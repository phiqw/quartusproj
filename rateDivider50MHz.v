==> flow/design.v <==
module rateDivider50MHz(divOut, enable, digitControl, clock50M, clear_b);
		input enable, clock50M, clear_b;
		input [1:0] digitControl;
		output divOut;
		reg [27:0] count;
		assign divOut = (count == 28'b0) ? 1 : 0;
		always @(posedge clock50M)
		begin
			if((clear_b == 1'b0) || (count == 0))
			begin
				case(digitControl)
					2'b00: count <= 28'd24999999;
					2'b01: count <= 28'd49999999;
					2'b10: count <= 28'd99999999;
					2'b11: count <= 28'd199999999;
				endcase
			end
			else if(enable == 1'b1)
				count <= count - 1'b1;
		end
endmodule
module counter4bit(q, clock, Clear_b, Enable);
	input clock, Clear_b, Enable;
	output reg [3:0] q;  
	always @(posedge clock, negedge Clear_b)  
	begin
		if (Clear_b == 1'b0)  
			q <= 4'b0000;  
		else if (Enable == 1)  
			q <= q + 1'b1;  
	end
endmodule
From RTL to reports: rateDivider50MHz
What the tools print for rateDivider50MHz, step after step.
Line numbers count from 1 in the design file above.
Operators carry their Yosys type and port widths (W data, S select, Z words).
Library cell names are shortened.
Not given: n/a

inputs
  design top = rateDivider50MHz
  clock port = clock50M
  cell library = sky130hd
  corner = tt_025C_1v80

Word level
Source: Yosys, flattened and elaborated, memories not mapped. Widths are those after wreduce. Registers that Yosys merges into a memory's read port (data or address) are not register bits. Print and check cells do not count. Equal cells are merged and count once.

cells by class
  reduce/logical cells = 4
  bitwise logic cells = 1
  eq/ne operators = 3
  add/sub/neg operators = 1
  multiplexer cells = 4

operator list
  cell                     number
  $pmux W28 S4             1
  $mux W28                 2
  $sub A28 B1 Y28 const B  1
  $logic_not A28 Y1        1
  $eq A2 B2 Y1 const B     2
  $eq A2 B1 Y1 const B     1
  $logic_not A2 Y1         1
  $reduce_bool A2 Y1       1
  $logic_or A1 B1 Y1       1
  $not A1 Y1               1
  $mux W1                  1

storage and ports
  register bits after elaboration = 28
  cells after elaboration = 14
  input bits = 5
  output and inout bits = 1

Depth
Yosys ltp: most cells in a row. Word level: on the elaborated netlist, between registers, memories and ports. Mapped: between sequential cells and ports; inverters and the memories' decode and read muxes count.

depth
  depth after elaboration = 3
  ABC_AREA = 0
  depth in mapped cells = 8
  mapped depth without buffers = 7

Mapped cells and area
Source: synth_stat.txt of the flow (Yosys; design flattened, memories mapped). It holds for the ABC_AREA given above (unset counts as 0); a run with the other value may have another netlist.
The area totals of this step are shown rounded.

mapped netlist
  chip area (Yosys) = 1600 um2
  standard cells after synthesis = 147
  flip-flops = 28
  buffer cells = 7

cell types
  cell      number  area in all (um2)
  edfxtp_1  28      840.806
  xnor2_1   17      148.893
  a21oi_1   11      55.053
  nor3_1    10      50.048
  nand2_1   13      48.797
  or4_1     5       37.536
  xor2_1    4       35.034
  buf_6     3       33.782
  nor2_1    9       33.782
  mux2i_1   3       30.029
  ha_1      2       25.024
  nor4_1    4       25.024
  or3_1     4       25.024
  or4_4     2       22.522
  nor4_4    1       21.27
  nand3_1   4       20.019
  o31a_4    1       17.517
  inv_1     4       15.014

Not listed: further types 19, cells in them 22.

Worst setup path after synthesis
OpenSTA on the mapped netlist: ideal clock, no wires. The path of least setup slack (recovery checks aside). Input and output delay are each 20% of the period. Register names are those of the netlist, which keeps one name where synthesis merged equal registers.

path after synthesis
  path kind = register -> output
  start point = register count[12]
  end point = output port divOut
  setup slack = 2.536 ns
  driving pins on the path = 6
  clock period = 5.66 ns
  buffers on the path = 2
  required time = 4.528 ns
  data arrival time = 1.992 ns
  external output delay = 1.132 ns
  delay of the path = 1.992 ns
  synthesis period reached = 3.124 ns

"delay of the path" is the arrival time less input delay plus setup time.
A path that ends at an output port has no setup time.
"driving pins on the path": output pins that drive a net of the path, with the launching flip-flop's if there is one; two outputs of one cell count as two.
"synthesis period reached" = period - worst setup slack (recovery checks aside). The figure is calculated, with input and output delays left at 20% of the set period.
The rows between start and end are the longest chain of elaborated cells between them; the timing report does not say that the signal goes this way. Where chains are equally long, one stands for them.
Each line given opens the expression or statement behind the cell; cells for indexed reads and writes are added by Yosys, which also makes memories of some case tables.
A register here has more assigning lines than the two given.

between the ends, after synthesis
  path through = edfxtp_1 > or4_1 > buf_2 > or4_4 > buf_6 > nor3_1
  length of the longest elaborated chain = 2
  elaborated cells between the ends (all ways) = 2
  those cells by class = 1 x mux; 1 x reduce/logical

RTL lines, path after synthesis
  element            line  RTL
  from (decl)        5     reg [27:0] count;
  from (assign)      12    2'b00: count <= 28'd24999999;
  from (assign)      19    count <= count - 1'b1;
  $logic_not A28 Y1  6     assign divOut = (count == 28'b0) ? 1 : 0;
  $mux W1            6
  to (decl)          4     output divOut;

Path in the finished layout
Path of least setup slack in the final report of run 1 (OpenROAD, finished layout, wires in). Where an end is a register, its clock arrival counts in the times.

path post-layout
  path kind = register -> output
  start point = register count[12]
  end point = output port divOut
  external output delay = 1.15 ns
  required time = 4.62 ns
  driving pins on the path = 7
  buffers on the path = 3
  data arrival time = 2.90 ns
  clock period = 5.77 ns
  setup slack = 1.71 ns

The rows between start and end are the longest chain of elaborated cells between them; the timing report does not say that the signal goes this way. Where chains are equally long, one stands for them.
A register here has more assigning lines than the two given.

between the ends, post-layout
  path through = edfxtp_1 > or4_1 > buf_2 > or4_4 > buf_6 > nor3_1 > clkdlybuf4s50_1
  length of the longest elaborated chain = 2
  elaborated cells between the ends (all ways) = 2
  those cells by class = 1 x mux; 1 x reduce/logical

RTL lines, path post-layout
  element            line  RTL
  from (decl)        5     reg [27:0] count;
  from (assign)      12    2'b00: count <= 28'd24999999;
  from (assign)      19    count <= count - 1'b1;
  $logic_not A28 Y1  6     assign divOut = (count == 28'b0) ? 1 : 0;
  $mux W1            6
  to (decl)          4     output divOut;

Hand-over note for rateDivider50MHz

Settings and measured results of 2 stored flow runs for module rateDivider50MHz (sky130hd), not sorted in any way. The constraints put input and output delay at 20% of the set period each and load the outputs with 0.01 pF.
"period reached": clock period set for the run, less the worst setup slack. It is reckoned from that one timing run; input and output delays stay at 20% of the period that was set.
"time on the worst setup path" = time allowed to the worst setup path (clock period - input delay - output delay, where it has them) - its slack; a late launch clock adds to it, a late capture clock takes from it.
"power consumption": no workload was simulated; the value follows from the tool's default switching activity.
Values from the reports are rounded here.
Among the settings, - means not set for that run.

name                                   run 1               run 2
period_ns                              5.77                4.86
CORE_UTILIZATION                       18                  45
SETUP_SLACK_MARGIN                     1.42                0.8
PLACE_DENSITY_LB_ADDON                 0.01                0.03
CORE_ASPECT_RATIO                      0.66                -
CELL_PAD_IN_SITES_GLOBAL_PLACEMENT     3                   -
TNS_END_PERCENT                        55                  30
GPL_TIMING_DRIVEN                      0                   -
GPL_ROUTABILITY_DRIVEN                 1                   1
CAP_MARGIN                             5                   20
SLEW_MARGIN                            15                  5
CORE_MARGIN                            2                   2
CELL_PAD_IN_SITES_DETAIL_PLACEMENT     -                   0
CTS_CLUSTER_SIZE                       -                   82
CTS_CLUSTER_DIAMETER                   -                   211
die area (um2)                         9900                4100
synthesis area (um2)                   1600                1600
standard-cell area after layout (um2)  1900                1700
utilization (%)                        21                  50
worst-case hold slack (ns)             0.63                0.64
worst setup slack after layout (ns)    1.7                 1.1
period reached (ns)                    4.058               3.775
setup total negative slack (ns)        0.000               0.000
power consumption (mW)                 0.46                0.44
time on the worst setup path (ns)      2.90                2.80
critical path kind                     register -> output  register -> output

End of note.
